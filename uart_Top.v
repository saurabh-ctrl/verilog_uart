==> flow/design.v <==
`timescale 1ns / 1ps
module uart_rx #(parameter CLK_CY_PER_BIT = 87)
	(
		input 		i_clk,
		input 		i_Rx_Serial,
		output [7:0] 	o_Rx_Byte,
		output 		o_Rx_Dv
	);
	localparam STATE_IDLE		= 3'b000;
	localparam STATE_START_GET	= 3'b001;
	localparam STATE_DATA_GET	= 3'b010;
	localparam STATE_PARITY_GET	= 3'b011;
	localparam STATE_STOP_GET	= 3'b100;
	localparam STATE_CLEANUP	= 3'b101;
	reg [2:0] r_state;		 
	reg [7:0] r_clk_count;	 
	reg [2:0] r_bit_idx;		 
	reg [7:0] r_Rx_Byte;
	reg 	  r_Rx_Dv;
	reg r_Rx_Data_R, r_Rx_Data;
	always @(posedge i_clk)
	begin
		r_Rx_Data_R	<= i_Rx_Serial;
		r_Rx_Data	<= r_Rx_Data_R;
	end
	always @(posedge i_clk)
	begin
		case (r_state)
			STATE_IDLE:		 
			begin
				r_clk_count	<= 0;
				r_bit_idx	<= 0;
				r_Rx_Dv		<= 1'b0;
				if(r_Rx_Data == 1'b0)
				begin
					r_state <= STATE_START_GET;
				end
				else
					r_state <= STATE_IDLE;
			end	 
			STATE_START_GET :
			begin
				if(r_clk_count == (CLK_CY_PER_BIT - 1)/2)
				begin
					if(r_Rx_Data == 1'b0)
					begin
						r_clk_count	<= 0;
						r_state		<= STATE_DATA_GET;
					end
				end
				else
				begin
					r_clk_count	<= (r_clk_count + 1);
					r_state 	<=  STATE_START_GET;
				end
			end	 
			STATE_DATA_GET :
			begin
				if(r_clk_count < CLK_CY_PER_BIT - 1)
				begin
					r_clk_count <= r_clk_count + 1;
					r_state 	<= STATE_DATA_GET;
				end
				else
				begin
					r_clk_count <= 0;
					r_Rx_Byte[r_bit_idx] <= r_Rx_Data;
					if(r_bit_idx < 7)
					begin
						r_bit_idx	<= r_bit_idx + 1;
						r_state 	<= STATE_DATA_GET;
					end
					else
					begin
						r_bit_idx	<= 0;
						r_state		<= STATE_PARITY_GET;
					end
				end
			end	 
			STATE_PARITY_GET :
			begin
				if(r_clk_count < CLK_CY_PER_BIT - 1)
				begin
					r_clk_count <= r_clk_count + 1;
					r_state 	<= STATE_PARITY_GET;
				end
				else
				begin
					r_clk_count <= 0;
					r_state		<= STATE_STOP_GET;
				end
			end	 
			STATE_STOP_GET :
			begin
				if(r_clk_count < CLK_CY_PER_BIT - 1)
				begin
					r_clk_count	<= r_clk_count + 1;
					r_state 	<= STATE_STOP_GET;
				end
				else
				begin
					r_Rx_Dv		<= 1'b1;
					r_clk_count	<= 0;
					r_state		<= STATE_CLEANUP;
				end
			end	 
			STATE_CLEANUP :
			begin
				r_Rx_Dv		<= 0;
				r_clk_count	<= 0;
				r_bit_idx	<= 0;
				r_state		<= STATE_IDLE;
			end	 
			default :
			begin
				r_state	<=	STATE_IDLE;
			end	 
		endcase
	end
	assign o_Rx_Dv		= r_Rx_Dv;
	assign o_Rx_Byte	= r_Rx_Byte;
endmodule
`timescale 1ns / 1ps
module uart_tx #(parameter CLK_CY_PER_BIT = 87)
		(
			input 		i_clk,
			input 		i_Tx_Dv,
			input [7:0] 	i_Tx_Byte,
			output 		o_Tx_Active,
			output 		o_Tx_Done,
			output reg	o_Tx_Serial
		);
		localparam STATE_IDLE		= 3'b000;
		localparam STATE_START		= 3'b001;
		localparam STATE_DATA		= 3'b010;
		localparam STATE_PARITY		= 3'b011;
		localparam STATE_STOP		= 3'b100;
		localparam STATE_CLEANUP	= 3'b101;
		reg [7:0] 	r_Tx_Data;
		reg		r_Tx_Done;
		reg		r_Tx_Active;
		reg [7:0]	r_clk_count;	 
		reg [2:0]	r_state;		 
		reg [2:0]	r_bit_idx;		 
		reg 		r_parity_out;	 
		always @(posedge i_clk)
		begin
			case (r_state)
				STATE_IDLE:
				begin
					r_clk_count	<= 0;
					r_bit_idx	<= 0;
					r_Tx_Active	<= 1'b0;
					r_Tx_Data	<= 0;
					r_Tx_Done	<= 1'b0;
					r_parity_out	<= 1'b0;
					o_Tx_Serial	<= 1'b1;	 
					if(i_Tx_Dv == 1)
					begin
						r_Tx_Active	<= 1'b1;
						r_Tx_Data	<= i_Tx_Byte;
						r_state 	<= STATE_START;
						r_parity_out	<= ^(i_Tx_Byte);
					end
					else
					begin
						r_state		<= STATE_IDLE;
					end
				end	 
				STATE_START:
				begin
					o_Tx_Serial	<= 1'b0;
					if(r_clk_count < CLK_CY_PER_BIT-1)
					begin
						r_clk_count	<= (r_clk_count + 1);
						r_state		<= STATE_START;
					end
					else
					begin
						r_clk_count	<= 0;
						r_state		<= STATE_DATA;
					end
				end	 
				STATE_DATA :
				begin
					o_Tx_Serial	<= r_Tx_Data[r_bit_idx];
					if(r_clk_count < CLK_CY_PER_BIT-1)
					begin
						r_clk_count	<= (r_clk_count + 1);
						r_state		<= STATE_DATA;
					end
					else
					begin
						r_clk_count	<= 0;
						if(r_bit_idx < 7)
						begin
							r_bit_idx	<= (r_bit_idx + 1);
							r_state		<= STATE_DATA;
						end
						else	 
						begin
							r_bit_idx	<= 0;
							r_state		<= STATE_PARITY;
						end
					end
				end	 
				STATE_PARITY :
				begin
					o_Tx_Serial	<=	r_parity_out;
					if(r_clk_count < CLK_CY_PER_BIT-1)
					begin
						r_clk_count	<= (r_clk_count + 1);
						r_state		<= STATE_PARITY; 
					end
					else
					begin
						r_clk_count	<= 0;
						r_state		<= STATE_STOP;
					end
				end
				STATE_STOP :
				begin
					o_Tx_Serial	<= 1'b1;
					if(r_clk_count	< CLK_CY_PER_BIT-1)
					begin
						r_clk_count	<= (r_clk_count + 1);
						r_state		<= STATE_STOP;
					end	
					else
					begin
						r_clk_count	<= 0;
						r_state		<= STATE_CLEANUP;
						r_Tx_Done	<= 1'b1;
						r_Tx_Active	<= 1'b0;
					end
				end  
				STATE_CLEANUP :
				begin
					r_Tx_Done	<= 1'b0;
					r_state		<= STATE_IDLE;
				end	 
				default : 
				begin
					r_state		<= STATE_IDLE;
				end	 
			endcase
		end
		assign o_Tx_Active	= r_Tx_Active;
		assign o_Tx_Done	= r_Tx_Done;
endmodule
module uart_top #(parameter CLK_CY_PER_BIT = 87)
	(
		input 		i_clk,
		input 		i_Tx_Dv,
		input  [7:0]	i_Tx_Byte,
		output [7:0]	o_Rx_Byte,
		output 		o_Rx_Dv
	);
	wire	o_Tx_Done;
	wire	o_Tx_Active;
	wire	io_Serial;
	uart_tx #(.CLK_CY_PER_BIT(CLK_CY_PER_BIT)) UART_TX_INST
	    (.i_clk(i_clk),
	     .i_Tx_Dv(i_Tx_Dv),
	     .i_Tx_Byte(i_Tx_Byte),
	     .o_Tx_Active(o_Tx_Active),
	     .o_Tx_Serial(io_Serial),
	     .o_Tx_Done(o_Tx_Done)
	    );
	uart_rx #(.CLK_CY_PER_BIT(CLK_CY_PER_BIT)) UART_RX_INST
	(
		.i_clk(i_clk),
		.i_Rx_Serial(io_Serial),
		.o_Rx_Byte(o_Rx_Byte),
		.o_Rx_Dv(o_Rx_Dv)
	);
endmodule
# Reports on uart_top
# Tool output for the design above, in the order of the flow.
# Line numbers count from 1 in the design file above.
# Operators: Yosys type, input widths -> output width; for muxes data width and select width s.
# Library cell names are shortened.
# Not given: --
[setup]
top = "uart_top"
clk_port = "i_clk"
lib = "sky130hd"
lib_corner = "tt_025C_1v80"

# Word-level counts
# Counts by Yosys on the flattened word-level netlist (proc, flatten, opt, wreduce; memories kept). Register bits leave out memories and registers merged into their read ports (data or address). Print and check cells are left out. Cells with the same type and inputs are merged into one.
[op_classes]
add_sub_neg = 5
multipliers = 0
div = 0
cmp = 4
n_eq = 14
shift = 3
mux = 30
n_logic = 4
n_reduce_logical = 18
[op_table]
columns = ["cell", "count"]
rows = [
  ["$mux 8", 4],
  ["$mux 3", 10],
  ["$pmux 3 s5", 2],
  ["$pmux 8 s3", 1],
  ["$add 8x1->8 const B", 2],
  ["$lt 8x7->1 const B", 2],
  ["$pmux 8 s2", 1],
  ["$eq 3x2->1 const B", 4],
  ["$pmux 3 s2", 2],
  ["$reduce_and 2->1", 5],
  ["$reduce_bool 5->1", 2],
  ["$eq 3x3->1 const B", 3],
  ["$shift 1x4->8", 1],
  ["$shift 1x4->8 const A", 1],
  ["$shiftx 8x3->1", 1],
  ["$eq 8x6->1 const B", 1],
  ["$and 8x8->8", 1],
  ["$or 8x8->8", 1],
  ["$not 8->8", 1],
  ["$reduce_xor 8->1", 1],
  ["$mux 1", 7],
  ["$ne 2x2->1 const B", 3],
  ["$reduce_bool 2->1", 3],
  ["$add 3x1->3 const B", 2],
  ["$eq 3x1->1 const B", 2],
  ["$lt 3x3->1 const B", 2],
  ["$logic_not 3->1", 2],
  ["$reduce_or 2->1", 2],
]
# Other operator kinds: 9; their cells: 9.
[bits]
ff_bits = 49
latchBits = 0
ram_bits = 0
romBits = 0
clocked_rd_ports_x_width = 0
n_memories = 0
in_bits = 10
word_cells = 91

# Depth
# Longest topological path by Yosys (ltp), each cell counted once; first at word level (registers and memories cut), then after technology mapping (sequential cells cut; the memories' decode and read muxes count).
[depth]
word_depth = 5
abc_area = 0
mapped_depth = 6
mapped_depth_nobuf = 6

# Netlist
# The flow's flattened synthesis, as Yosys stat reports it; memories are mapped. The netlist is that of the ABC_AREA named above (0 if unset); the other value can give another one.
[by_type]
columns = ["type", "count", "type_area_um2"]
rows = [
  ["edfxtp_1", 44, 1.32E+03],
  ["xnor2_1", 13, 113.859],
  ["dfxtp_1", 5, 100.096],
  ["ha_1", 7, 87.584],
  ["nor2_1", 22, 82.579],
  ["xor2_1", 8, 70.067],
  ["and2_1", 11, 68.816],
  ["mux2_2", 5, 56.304],
  ["nand2_1", 14, 52.55],
  ["and3_1", 8, 50.048],
  ["o21ai_0", 10, 50.048],
  ["mux4_2", 2, 45.043],
  ["nand3_1", 9, 45.043],
  ["nor2_2", 6, 37.536],
  ["a211oi_1", 3, 22.522],
  ["nand3b_1", 3, 22.522],
  ["mux2i_1", 2, 20.019],
  ["nor3_1", 4, 20.019],
]
# Not listed: further types 26, cells in them 39.
[mapped]
mapped_cells = 215
yosys_area_um2 = 2536.2
sequential_area_um2 = 1421.4
ffs = 49
# By module: a second synthesis without flattening, with its own total; a netlist apart from the flattened one above.
[hier_totals]
hier_cells = 235
hier_area_um2 = 2721.4
# Each row is one instance without its submodules.
[by_module]
columns = ["mod", "n_inst", "cells", "mod_area_um2", "mod_seq_area_um2"]
rows = [
  ["uart_rx #(CLK_CY_PER_BIT=87)", 1, 129, 1411.4, 730.7],
  ["uart_tx #(CLK_CY_PER_BIT=87)", 1, 106, 1310.0, 750.7],
  ["uart_top", 1, 0, 0.0, 0.0],
]

# Worst setup path after synthesis
# OpenSTA on the mapped netlist: ideal clock, no wires. The path of least setup slack (recovery checks aside). Input and output delay are each 20% of the period. Register names are those of the netlist, which keeps one name where synthesis merged equal registers.
[synth_path]
path_kind = "reg2reg"
startpoint = "register UART_TX_INST.r_state[2]"
endpoint = "register UART_TX_INST.r_clk_count[2]"
tclk_ns = 2.31
setup_time_ns = 0.263
launch_ns = 0.000
arrival_ns = 1.575
required_ns = 2.047
setup_slack_ns = 0.473
delay_ns = 1.838
stages = 5
n_path_buf = 1
period_less_setup_slack_ns = 1.837
# "delay_ns" = arrival - input delay + setup time.
# "stages": output pins that drive a net of the path, with the launching flip-flop's if there is one; two outputs of one cell count as two.
# "period_less_setup_slack_ns" is the clock period less the worst setup slack; recovery checks do not enter. This is arithmetic on one report: input and output delays are still those of the set period (20% each).
# The rows between start and end are the longest chain of elaborated cells between them; the timing report does not say that the signal goes this way. Where chains are equally long, one stands for them.
# Each line given opens the expression or statement behind the cell; cells for indexed reads and writes are added by Yosys, which also makes memories of some case tables.
# A register here has more assigning lines than the two given.
# Ways into the end's enable are left out, as the timed path ends at the data pin.
[synth_between]
cell_sequence = "dfxtp_1 -> clkbuf_1 -> nor3_1 -> nand3b_1 -> nor2_1"
elab_chain_cells = 3
[synth_rtl]
columns = ["item", "line_no", "source"]
rows = [
  ["start: declaration", 143, "reg [2:0] r_state;"],
  ["start: assignment", 162, "r_state <= STATE_START;"],
  ["start: assignment", 167, "r_state <= STATE_IDLE;"],
  ["$eq 3x1->1", 148, "case (r_state)"],
  ["$reduce_or 4->1", "--", ""],
  ["$pmux 8 s2", 148, ""],
  ["end: assignment", 175, "r_clk_count <= (r_clk_count + 1);"],
  ["end: assignment", 189, "r_clk_count <= (r_clk_count + 1);"],
  ["end: declaration", 142, "reg [7:0] r_clk_count;"],
]

# Worst path after layout
# From the final timing report of flow run 1: the path of least setup slack in the routed layout; clock arrival at registers is part of the times.
[layout_path]
path_kind = "reg2reg"
startpoint = "register UART_RX_INST.r_state[2]"
endpoint = "register UART_RX_INST.r_clk_count[5]"
tclk_ns = 1.7
setup_time_ns = 0.13
launch_ns = 0.30
arrival_ns = 1.78
required_ns = 1.87
setup_slack_ns = 0.08
stages = 6
n_path_buf = 1
# The rows between start and end are the longest chain of elaborated cells between them; the timing report does not say that the signal goes this way. Where chains are equally long, one stands for them.
# A register here has more assigning lines than the two given.
# Ways into the end's enable are left out, as the timed path ends at the data pin.
[layout_between]
cell_sequence = "edfxtp_1 -> buf_6 -> or3b_1 -> a22o_1 -> o21a_4 -> nor2_2"
elab_chain_cells = 3
[layout_rtl]
columns = ["item", "line_no", "source"]
rows = [
  ["start: declaration", 15, "reg [2:0] r_state;"],
  ["start: assignment", 36, "r_state <= STATE_START_GET;"],
  ["start: assignment", 39, "r_state <= STATE_IDLE;"],
  ["$logic_not 3->1", 28, "case (r_state)"],
  ["$reduce_or 2->1", "--", ""],
  ["$pmux 8 s3", 28, ""],
  ["end: assignment", 53, "r_clk_count <= (r_clk_count + 1);"],
  ["end: assignment", 61, "r_clk_count <= r_clk_count + 1;"],
  ["end: declaration", 16, "reg [7:0] r_clk_count;"],
]

# uart_top through Yosys and OpenROAD on sky130hd: 2 stored runs, unordered, with their settings and measured results. The constraints put input and output delay at 20% of the set period each and load the outputs with 0.01 pF.
# "timing.worst_path_ns" is the time allowed to the run's worst setup path (the clock period less input and output delay, where it has them) less its slack. Clock arrival times count: a late capture clock shortens it, a late launch clock lengthens it.

[[run]]
name = "flow run 1"
[run.settings]
period_ns = 1.7
CAP_MARGIN = 20
CORE_MARGIN = 2
CORE_UTILIZATION = 40
SLEW_MARGIN = 20
[run.results]
yosys_chip_area_um2 = 2536.2
total_negative_slack_ns = 0.000
final_hold_ws_ns = 0.339
layout_utilization_pct = 50.1
setup_ws_ns = 0.085
total_die_area_um2 = 6993.1
timing.worst_path_ns = 1.62
critical_path_kind = "reg2reg"

[[run]]
name = "flow run 2"
[run.settings]
period_ns = 2.95
CORE_UTILIZATION = 52
SETUP_SLACK_MARGIN = 0.03
CORE_MARGIN = 3
CELL_PAD_IN_SITES_DETAIL_PLACEMENT = 1
TNS_END_PERCENT = 50
GPL_ROUTABILITY_DRIVEN = 0
CAP_MARGIN = 35
MIN_ROUTING_LAYER = "met1"
SLEW_MARGIN = 20
[run.results]
setup_ws_ns = 0.752
total_negative_slack_ns = 0.000
yosys_chip_area_um2 = 2536.2
timing.worst_path_ns = 2.20
critical_path_kind = "reg2reg"
total_die_area_um2 = 5750.9
layout_utilization_pct = 64.2
final_hold_ws_ns = 0.352
